==> flow/design.v <==
module ctl(
	input wire clk,
	output 	reg	rd1,rd2,
	output	reg	[10:0]	addr1_0, addr1_1, 
	output	reg	[10:0]	addr2_0, addr2_1, 
	output	reg	[3:0]	mv_vertical,
	output	reg	compare
	);
	reg	[4:0] cnt_inloop;
	always @(posedge clk) begin
		if (cnt_inloop==19) begin 
			cnt_inloop<=0;
			if (addr2_0==1916) begin
				addr2_0<=0;	
				addr2_1<=addr2_1+4; 
			end
			else begin
				addr2_0<=addr2_0+4; 
			end			
		end
		else  begin
			cnt_inloop<=cnt_inloop+1;
		end
	end
	always @(posedge clk) begin
		if (cnt_inloop==0) begin  
				addr1_0<=addr2_0;
				addr1_1<=addr2_1;			
		end
		if (cnt_inloop != 19) begin
			addr1_1<=addr1_1+1;
		end
	end
	always @(posedge clk ) begin
		if (cnt_inloop==0 || cnt_inloop==1 || cnt_inloop==2 || cnt_inloop==19) begin
			compare<=0;
		end
		else begin
			compare<=1;  
		end
	end
	always @(posedge clk) begin
		case(cnt_inloop)
		0:;
		1:;
		2:;
		3:mv_vertical<=0;
		4:mv_vertical<=1;
		5:mv_vertical<=2;
		6:mv_vertical<=3;
		7:mv_vertical<=4;
		8:mv_vertical<=5;
		9:mv_vertical<=6;
		10:mv_vertical<=7;
		11:mv_vertical<=8;
		12:mv_vertical<=9;
		13:mv_vertical<=10;
		14:mv_vertical<=11;
		15:mv_vertical<=12;
		16:mv_vertical<=13;
		17:mv_vertical<=14;
		18:mv_vertical<=15;
		19:;
		endcase
	end
	always @(posedge clk) begin
		if (cnt_inloop==19) begin
			rd2<=1;
		end
		else begin
			rd2<=0;
		end
	end
	always @(posedge clk) begin
		if (cnt_inloop !=19) begin
			rd1<=1;
		end
		else begin
			rd1<=0;
		end
	end
	initial begin
		addr1_0<=0;
		addr1_1<=0;
		addr2_0<=0;
		addr2_1<=0;
		cnt_inloop<=0;
	end
endmodule
---- From RTL to reports: ctl ----
What the tools print for ctl, step after step.
Line numbers count from 1 in the design file above.
Operators: Yosys type, input widths -> output width; for muxes data width and select width s.
The mark - stands for no value.
design
  top module .............................. ctl
  clock ................................... clk
  standard-cell library ................... sky130hd
  corner .................................. tt_025C_1v80

---- Word-level counts ----
Source: Yosys, flattened and elaborated, memories not mapped. Widths are those after wreduce. Registers that Yosys merges into a memory's read port (data or address) are not register bits. Print and check cells do not count. Equal cells are merged and count once.
storage and ports
  register bits after elaboration ......... 56
  bits in latches ......................... 0
  bits in writable memories ............... 0
  bits in read-only memories .............. 0
  clocked read ports x word width ......... 0
  memories ................................ 0
  input port bits ......................... 1
  output and inout port bits .............. 51
  cells after elaboration ................. 47
cells by class
  $add $sub $neg .......................... 4
  multiply operators ...................... 0
  div/mod/pow operators ................... 0
  $lt $le $gt $ge ......................... 0
  equality and inequality tests ........... 21
  shift-type cells ........................ 0
  mux-type cells .......................... 6
  bitwise gates (word level) .............. 0
  reduce/logical cells .................... 7
operator list
  cell                   number
  $pmux 4 s16            1
  $eq 5x4->1 const B     8
  $add 11x3->11 const B  2
  $mux 11                2
  $eq 5x3->1 const B     4
  $eq 5x5->1 const B     4
  $reduce_bool 16->1     1
  $add 11x1->11 const B  1
  $eq 11x11->1 const B   1
  $eq 5x2->1 const B     2
  $add 5x1->5 const B    1
  $eq 5x1->1 const B     1
  $ne 5x5->1 const B     1
  $logic_not 5->1        1
  $logic_or 1x1->1       3
  $mux 1                 3
  $reduce_and 2->1       1
  $reduce_bool 2->1      1

---- Depth ----
Longest topological path by Yosys (ltp), each cell counted once; first at word level (registers and memories cut), then after technology mapping (sequential cells cut; the memories' decode and read muxes count).
logic depth
  word-level depth ........................ 5
  ABC_AREA ................................ 0
  depth in mapped cells ................... 6
  depth with buffers taken out ............ 5

---- Netlist ----
The flow's flattened synthesis, as Yosys stat reports it; memories are mapped. The netlist is that of the ABC_AREA named above (0 if unset); the other value can give another one.
The area totals of this step are shown rounded.
mapped netlist
  cells in the netlist .................... 206
  cell area after synthesis ............... 2400 um2
  sequential part of the area ............. 1400 um2
  mapped flip-flops ....................... 50
  buffers ................................. 13
cell types
  cell                       number  area in all (um2)
  sky130_fd_sc_hd__edfxtp_1  42      1261.21
  sky130_fd_sc_hd__dfxtp_1   8       160.154
  sky130_fd_sc_hd__ha_1      8       100.096
  sky130_fd_sc_hd__nand3_1   16      80.077
  sky130_fd_sc_hd__xnor2_1   9       78.826
  sky130_fd_sc_hd__nand2_1   16      60.058
  sky130_fd_sc_hd__xor2_1    6       52.55
  sky130_fd_sc_hd__o21ai_0   10      50.048
  sky130_fd_sc_hd__buf_4     6       45.043
  sky130_fd_sc_hd__nor2_1    12      45.043
  sky130_fd_sc_hd__o211ai_1  6       45.043
  sky130_fd_sc_hd__or4_1     6       45.043
  sky130_fd_sc_hd__nand2b_1  6       37.536
  sky130_fd_sc_hd__nand4_1   5       31.28
  sky130_fd_sc_hd__a21oi_1   6       30.029
  sky130_fd_sc_hd__inv_1     7       26.275
  sky130_fd_sc_hd__clkbuf_1  6       22.522
  sky130_fd_sc_hd__o31ai_1   3       22.522
Other cell types: 22; their cells: 28.

---- Worst setup path after synthesis ----
Path of least setup slack by OpenSTA after synthesis, without wires, with an ideal clock, recovery checks aside; 20% of the period is set as input and as output delay. Where synthesis merged equal registers, the netlist keeps one of their names.
timing path after synthesis
  path type ............................... register to register
  start ................................... reg cnt_inloop[4]
  end ..................................... reg addr1_0[10]
  period .................................. 2450 ps
  setup time .............................. 403 ps
  launch time at the first pin ............ 0 ps
  data arrival time ....................... 1644 ps
  required time ........................... 2047 ps
  setup slack ............................. 404 ps
  delay of the path ....................... 2047 ps
  stages on the path ...................... 3
  path buffers ............................ 1
  period reached after synthesis .......... 2046 ps
"delay of the path" = arrival - input delay + setup time.
"stages on the path": output pins that drive a net of the path, with the launching flip-flop's if there is one; two outputs of one cell count as two.
"period reached after synthesis" = period - worst setup slack (recovery checks aside). The figure is calculated, with input and output delays left at 20% of the set period.
Between the ends stands the longest chain of elaborated cells between them, by number of cells; it is not shown to be the way that was timed. Of several equally long chains one is given.
Each line given opens the expression or statement behind the cell; cells for indexed reads and writes are added by Yosys, which also makes memories of some case tables.
between the ends, after synthesis
  cell sequence ........................... sky130_fd_sc_hd__dfxtp_1 > sky130_fd_sc_hd__clkbuf_1 > sky130_fd_sc_hd__nor4b_1
  length of the longest elaborated chain .. 1
  elaborated cells on any way between the ends .. 1
  classes of those cells .................. 1 x reduce/logical
RTL lines, path after synthesis
  what             line  text
  from (decl)      9     reg [4:0] cnt_inloop;
  from (assign)    12    cnt_inloop<=0;
  from (assign)    22    cnt_inloop<=cnt_inloop+1;
  $logic_not 5->1  26    if (cnt_inloop==0) begin
  to (assign)      27    addr1_0<=addr2_0;
  to (decl)        4     output reg [10:0] addr1_0, addr1_1,

---- Worst path after layout ----
Path of least setup slack in the final report of run 1 (OpenROAD, finished layout, wires in). Where an end is a register, its clock arrival counts in the times.
The report prints the path's times to 10 ps; the period is as set.
timing path post-layout
  path type ............................... register to register
  start ................................... reg addr2_0[2]
  end ..................................... reg addr2_1[6]
  period .................................. 3230 ps
  setup time .............................. 340 ps
  launch time at the first pin ............ 280 ps
  data arrival time ....................... 2130 ps
  required time ........................... 3170 ps
  setup slack ............................. 1040 ps
  stages on the path ...................... 5
  path buffers ............................ 0
Between the ends stands the longest chain of elaborated cells between them, by number of cells; it is not shown to be the way that was timed. Of several equally long chains one is given.
between the ends, post-layout
  cell sequence ........................... sky130_fd_sc_hd__edfxtp_1 > sky130_fd_sc_hd__ha_1 > sky130_fd_sc_hd__nand4_1 > sky130_fd_sc_hd__nor4_2 > sky130_fd_sc_hd__and2_1
  length of the longest elaborated chain .. 2
  elaborated cells on any way between the ends .. 2
  RTL lines with such cells ............... 1
  classes of those cells .................. 1 x eq/ne; 1 x reduce/logical
RTL lines, path post-layout
  what              line  text
  from (decl)       5     output reg [10:0] addr2_0, addr2_1,
  from (assign)     14    addr2_0<=0;
  from (assign)     18    addr2_0<=addr2_0+4;
  $eq 11x11->1      13    if (addr2_0==1916) begin
  $reduce_and 2->1  -
  to (assign)       15    addr2_1<=addr2_1+4;
  to (decl)         5

Hand-over note for ctl

Stored flow runs of ctl (2 of them; Yosys, OpenROAD, sky130hd). They differ in their settings and are not a sequence. Constraints: input delay and output delay 20% of the set period each, output load 0.01 pF.
"clock period reached" is the run's clock period less its worst setup slack. It is reckoned from that one timing run; input and output delays stay at 20% of the period that was set.
"time of the worst setup path": the worst setup path's part of the clock period (all of it between registers, 20% less for each end at a port) less its slack. A launch clock that arrives late makes it longer, a capture clock that arrives late makes it shorter.
"total design power": no workload was simulated; the value follows from the tool's default switching activity.
"time of the worst setup path" is known to 10 ps.
Measured values are rounded.

======== run 1 ========
==> flow/run.sh <==
#!/bin/bash
# the make line also repeats the synthesis and layout settings of config.mk as NAME=value (left out here)
make -C /OpenROAD-flow-scripts/flow DESIGN_CONFIG=/design/flow/config.mk WORK_HOME=/design/flow/orfs CLKGATE_MAP_FILE= finish
==> flow/config.mk <==
export PLATFORM = sky130hd
export DESIGN_NAME = ctl
export DESIGN_NICKNAME = ctl
export VERILOG_FILES = /design/flow/design.v
export SDC_FILE = /design/flow/constraint.sdc
export NUM_CORES = 4
export LEC_CHECK = 0
export CAP_MARGIN = 20
export CELL_PAD_IN_SITES_GLOBAL_PLACEMENT = 1
export CORE_MARGIN = 6
export CORE_UTILIZATION = 21
export MIN_ROUTING_LAYER = met2
export PLACE_DENSITY_LB_ADDON = 0.1
export SLEW_MARGIN = 20
export TNS_END_PERCENT = 5
==> flow/constraint.sdc <==
create_clock -name core_clock -period 3.23 [get_ports {clk}]
set_input_delay 0.6460 -clock core_clock [delete_from_list [all_inputs] [get_ports {clk}]]
set_output_delay 0.6460 -clock core_clock [all_outputs]
set_load 0.01 [all_outputs]

-------- measured, run 1 --------
  total design power ...................... 1300 uW
  overall die area ........................ 14000 um2
  setup slack of the worst path ........... 1000 ps
  total negative slack .................... 0 ps
  cell area after synthesis ............... 2400 um2
  utilization of the finished layout ...... 0.29
  clock period reached .................... 2194 ps
  time of the worst setup path ............ 2190 ps
  class of the worst setup path ........... register to register
  area of the standard cells in the finished layout .. 3200 um2
  post-route worst hold slack ............. 500 ps

======== run 2 ========
==> flow/run.sh <==
#!/bin/bash
# the make line also repeats the synthesis and layout settings of config.mk as NAME=value (left out here)
make -C /OpenROAD-flow-scripts/flow DESIGN_CONFIG=/design/flow/config.mk WORK_HOME=/design/flow/orfs CLKGATE_MAP_FILE= finish
==> flow/config.mk <==
export PLATFORM = sky130hd
export DESIGN_NAME = ctl
export DESIGN_NICKNAME = ctl
export VERILOG_FILES = /design/flow/design.v
export SDC_FILE = /design/flow/constraint.sdc
export NUM_CORES = 4
export LEC_CHECK = 0
export ABC_AREA = 0
export CAP_MARGIN = 20
export CELL_PAD_IN_SITES_DETAIL_PLACEMENT = 1
export CORE_MARGIN = 2
export CORE_UTILIZATION = 47
export CTS_CLUSTER_DIAMETER = 334
export GPL_ROUTABILITY_DRIVEN = 1
export GPL_TIMING_DRIVEN = 0
export MIN_ROUTING_LAYER = met1
export PLACE_DENSITY = 0.68
export SLEW_MARGIN = 25
==> flow/constraint.sdc <==
create_clock -name core_clock -period 2.51 [get_ports {clk}]
set_input_delay 0.5020 -clock core_clock [delete_from_list [all_inputs] [get_ports {clk}]]
set_output_delay 0.5020 -clock core_clock [all_outputs]
set_load 0.01 [all_outputs]

-------- measured, run 2 --------
  total design power ...................... 1400 uW
  overall die area ........................ 5700 um2
  setup slack of the worst path ........... 290 ps
  total negative slack .................... 0 ps
  cell area after synthesis ............... 2400 um2
  utilization of the finished layout ...... 0.61
  clock period reached .................... 2220 ps
  time of the worst setup path ............ 2220 ps
  class of the worst setup path ........... register to register
  area of the standard cells in the finished layout .. 3100 um2
  post-route worst hold slack ............. 500 ps

End of note.
