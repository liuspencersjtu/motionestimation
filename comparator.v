==> flow/design.v <==
module comparator(
	input wire [191:0] mad_12_16_in,
	input wire	clk,
	input wire	compare, 
	input wire	[3:0]mv_vertical, 
	output	reg [3:0] mvx,
	output	reg [3:0] mvy 
	);
	wire [11:0] mad[15:0];
	genvar unpk_idx; generate for (unpk_idx=0; unpk_idx<(16); unpk_idx=unpk_idx+1) begin; assign mad[unpk_idx][((12)-1):0] = mad_12_16_in[((12)*unpk_idx+(12-1)):((12)*unpk_idx)]; end endgenerate
	integer	i;
	reg [11:0]min;  
	always @(posedge clk) begin
		if (compare) begin			
			if (mv_vertical==0) begin 
				min<=mad[0];
				mvx<=0;
				mvy<=mv_vertical;
				for(i=1;i<16;i=i+1)begin
				if (mad[i]<min) begin
					min<=mad[i];
					mvx<=i;
					mvy<=mv_vertical;
				end
				end
			end
			else for(i=0;i<16;i=i+1)begin
				if (mad[i]<min) begin
					min<=mad[i];
					mvx<=i;
					mvy<=mv_vertical;
				end
			end	
		end	
	end
endmodule
# [From RTL to reports: comparator]
# What the tools print for comparator, step after step.
# Lines are those of the file above, counted from 1.
# Operators: Yosys type, input widths -> output width; for muxes data width and select width s.
# Not given: --
[inputs] design="comparator" clk_port="clk" library="sky130hd" pvt_corner="tt_025C_1v80"

# [Word-level counts]
# Counts by Yosys on the flattened word-level netlist (proc, flatten, opt, wreduce; memories kept). Register bits leave out memories and registers merged into their read ports (data or address). Print and check cells are left out. Cells with the same type and inputs are merged into one.
[bits] output_inout_bits=8 reg_bits=20 inputBits=198
[classes] reduce_and_logical=3 compare=16 n_mux=81
[ops] cell="$mux 12" n=32
[ops] cell="$lt 12x12->1" n=16
[ops] cell="$mux 4" n=42
[ops] cell="$reduce_bool 17->1" n=1
[ops] cell="$mux 3" n=4
[ops] cell="$logic_not 4->1" n=1
[ops] cell="$mux 2" n=2
[ops] cell="$reduce_and 2->1" n=1
[ops] cell="$mux 1" n=1

# [Logic depth]
# Longest topological path by Yosys (ltp), each cell counted once; first at word level (registers and memories cut), then after technology mapping (sequential cells cut; the memories' decode and read muxes count).
[logic_depth] word_depth=18 ABC_AREA=0 mapped_depth=12 ltp_nobuf=11

# [After synthesis]
# Yosys stat after the flow's synthesis: flattened, memories mapped to cells. It holds for the ABC_AREA given above (unset counts as 0); a run with the other value may have another netlist.
[types] cell="sky130_fd_sc_hd__ha_1" n=176 type_area_um2=2.2E+03
[types] cell="sky130_fd_sc_hd__edfxtp_1" n=20 type_area_um2=600.576
[types] cell="sky130_fd_sc_hd__nor2_1" n=70 type_area_um2=262.752
[types] cell="sky130_fd_sc_hd__o21ai_0" n=47 type_area_um2=235.226
[types] cell="sky130_fd_sc_hd__a211oi_1" n=25 type_area_um2=187.68
[types] cell="sky130_fd_sc_hd__nor3_1" n=36 type_area_um2=180.173
[types] cell="sky130_fd_sc_hd__nand2_1" n=42 type_area_um2=157.651
[types] cell="sky130_fd_sc_hd__a21oi_1" n=31 type_area_um2=155.149
[types] cell="sky130_fd_sc_hd__a21o_1" n=20 type_area_um2=150.144
[types] cell="sky130_fd_sc_hd__a211o_1" n=16 type_area_um2=140.134
[types] cell="sky130_fd_sc_hd__o21a_1" n=15 type_area_um2=112.608
[types] cell="sky130_fd_sc_hd__mux2i_1" n=11 type_area_um2=110.106
[types] cell="sky130_fd_sc_hd__a221oi_1" n=12 type_area_um2=105.101
[types] cell="sky130_fd_sc_hd__o211ai_1" n=14 type_area_um2=105.101
[types] cell="sky130_fd_sc_hd__a31oi_1" n=15 type_area_um2=93.84
[types] cell="sky130_fd_sc_hd__nor2b_1" n=14 type_area_um2=87.584
[types] cell="sky130_fd_sc_hd__o22ai_1" n=13 type_area_um2=81.328
[types] cell="sky130_fd_sc_hd__inv_1" n=20 type_area_um2=75.072
# Not listed: further types 47, cells in them 152.
[synth_totals] flip_flops=20 synth_area_um2=6224.7 stdcells=749 seq_area_um2=600.6

# [Timing after synthesis]
# OpenSTA on the mapped netlist: ideal clock, no wires. The path of least setup slack (recovery checks aside). Input and output delay are each 20% of the period. Register names are those of the netlist, which keeps one name where synthesis merged equal registers.
[synth_timing] kind="input to register" start="input mad_12_16_in[160]" end="register min[0]" arrival_ps=3118 period_ps=3670 t_first_pin_ps=734 n_path_buf=2 required_time_ps=3290 path_stages=10 in_delay_ps=734 delay_ps=2764 path_slack_ps=173 period_less_setup_slack_ps=3497
# "delay_ps" = arrival - input delay + setup time.
# "path_stages" counts driving pins, that of a launching flip-flop among them; a cell with two outputs on the path counts twice.
# "period_less_setup_slack_ps" = period - worst setup slack (recovery checks aside). The figure is calculated, with input and output delays left at 20% of the set period.
# The rows between start and end are the longest chain of elaborated cells between them; the timing report does not say that the signal goes this way. Where chains are equally long, one stands for them.
# A line is the first line of the expression or statement that the cell stems from. Yosys adds cells for indexed reads and writes and turns some case tables into memories.
# A register here has more assigning lines than the two given.
# Only ways into the end's enable, where the timed path ends, are counted here.
[synth_between] path_cell_list="sky130_fd_sc_hd__ha_1 > sky130_fd_sc_hd__a21o_1 > sky130_fd_sc_hd__a2111oi_0 > sky130_fd_sc_hd__o21ai_1 > sky130_fd_sc_hd__a31o_2 > sky130_fd_sc_hd__buf_2 > sky130_fd_sc_hd__and2_1 > sky130_fd_sc_hd__clkbuf_1 > sky130_fd_sc_hd__nand2_1 > sky130_fd_sc_hd__o31a_1" elab_chain_cells=3 cells_between=3 cone_classes="compare (1); reduce/logical (2)"
[synth_lines] item="start, declared" line_no=2 source="input wire [191:0] mad_12_16_in,"
[synth_lines] item="$lt 12x12->1" line_no=28 source="if (mad[i]<min) begin"
[synth_lines] item="$reduce_bool 17->1"
[synth_lines] item="$reduce_and 2->1"
[synth_lines] item="end, assigned" line_no=21 source="min<=mad[i];"
[synth_lines] item="end, assigned" line_no=29 source="min<=mad[i];"
[synth_lines] item="end, declared" line_no=12 source="reg [11:0]min;"

# [Timing after layout]
# From the final timing report of entry A: the path of least setup slack in the routed layout; clock arrival at registers is part of the times.
# The path's times are printed in steps of 10 ps; the period is the one set.
[layout_timing] kind="input to register" start="input mad_12_16_in[15]" end="register min[4]" n_path_buf=2 period_ps=3820 t_first_pin_ps=760 path_stages=12 required_time_ps=3820 path_slack_ps=140 arrival_ps=3680 in_delay_ps=760
# The rows between start and end are the longest chain of elaborated cells between them; the timing report does not say that the signal goes this way. Where chains are equally long, one stands for them.
# A register here has more assigning lines than the two given.
# The path ends at the data pin of a flip-flop with enable; ways to the enable are not counted.
[layout_between] path_cell_list="sky130_fd_sc_hd__clkdlybuf4s50_1 > sky130_fd_sc_hd__ha_1 > sky130_fd_sc_hd__o21a_1 > sky130_fd_sc_hd__o2111ai_1 > sky130_fd_sc_hd__or4_4 > sky130_fd_sc_hd__a31oi_4 > sky130_fd_sc_hd__buf_4 > sky130_fd_sc_hd__mux2i_1 > sky130_fd_sc_hd__a211oi_1 > sky130_fd_sc_hd__a211o_1 > sky130_fd_sc_hd__a32oi_1 > sky130_fd_sc_hd__o21ai_1" elab_chain_cells=17 cells_between=32 cone_classes="compare (1); mux (31)"
[layout_lines] item="start, declared" line_no=2 source="input wire [191:0] mad_12_16_in,"
[layout_lines] item="$lt 12x12->1" line_no=28 source="if (mad[i]<min) begin"
[layout_lines] item="$mux 12 (15 in a row)" line_no=28
[layout_lines] item="$mux 12" line_no=15 source="if (mv_vertical==0) begin"
[layout_lines] item="end, assigned" line_no=16 source="min<=mad[0];"
[layout_lines] item="end, assigned" line_no=21 source="min<=mad[i];"
[layout_lines] item="end, declared" line_no=12 source="reg [11:0]min;"

Memo
Re: implementation data of comparator

2 stored runs of comparator in the flow (synthesis by Yosys, layout by OpenROAD, sky130hd cells), in arbitrary order. Constraints: input delay and output delay 20% of the set period each, output load 0.01 pF.

[flow] entry A: files
==> flow/run.sh <==
#!/bin/bash
# the make line also repeats the synthesis and layout settings of config.mk as NAME=value (left out here)
make -C /OpenROAD-flow-scripts/flow DESIGN_CONFIG=/design/flow/config.mk WORK_HOME=/design/flow/orfs CLKGATE_MAP_FILE= finish
==> flow/config.mk <==
export PLATFORM = sky130hd
export DESIGN_NAME = comparator
export DESIGN_NICKNAME = comparator
export VERILOG_FILES = /design/flow/design.v
export SDC_FILE = /design/flow/constraint.sdc
export NUM_CORES = 4
export LEC_CHECK = 0
export CAP_MARGIN = 20
export CORE_MARGIN = 2
export CORE_UTILIZATION = 25
export SLEW_MARGIN = 20
==> flow/constraint.sdc <==
create_clock -name core_clock -period 3.82 [get_ports {clk}]
set_input_delay 0.7640 -clock core_clock [delete_from_list [all_inputs] [get_ports {clk}]]
set_output_delay 0.7640 -clock core_clock [all_outputs]
set_load 0.01 [all_outputs]

[flow] entry A: metrics
[metrics] yosys_chip_area_um2 = 6224.7
[metrics] final_die_area_um2 = 26177.6
[metrics] post_route_util_frac = 0.382
[metrics] final_setup_ws_ps = 136
[metrics] worst_hold_slack_ps = 1106

[flow] entry B: files
==> flow/run.sh <==
#!/bin/bash
# the make line also repeats the synthesis and layout settings of config.mk as NAME=value (left out here)
make -C /OpenROAD-flow-scripts/flow DESIGN_CONFIG=/design/flow/config.mk WORK_HOME=/design/flow/orfs CLKGATE_MAP_FILE= finish
==> flow/config.mk <==
export PLATFORM = sky130hd
export DESIGN_NAME = comparator
export DESIGN_NICKNAME = comparator
export VERILOG_FILES = /design/flow/design.v
export SDC_FILE = /design/flow/constraint.sdc
export NUM_CORES = 4
export LEC_CHECK = 0
export CAP_MARGIN = 5
export CELL_PAD_IN_SITES_DETAIL_PLACEMENT = 2
export CORE_MARGIN = 5
export CORE_UTILIZATION = 16
export GPL_ROUTABILITY_DRIVEN = 0
export MAX_ROUTING_LAYER = met5
export SETUP_SLACK_MARGIN = 0.9
export SLEW_MARGIN = 20
export TNS_END_PERCENT = 100
==> flow/constraint.sdc <==
create_clock -name core_clock -period 5.02 [get_ports {clk}]
set_input_delay 1.0040 -clock core_clock [delete_from_list [all_inputs] [get_ports {clk}]]
set_output_delay 1.0040 -clock core_clock [all_outputs]
set_load 0.01 [all_outputs]

[flow] entry B: metrics
[metrics] yosys_chip_area_um2 = 6224.7
[metrics] final_die_area_um2 = 42948.4
[metrics] post_route_util_frac = 0.242
[metrics] final_setup_ws_ps = 780
[metrics] worst_hold_slack_ps = 1340
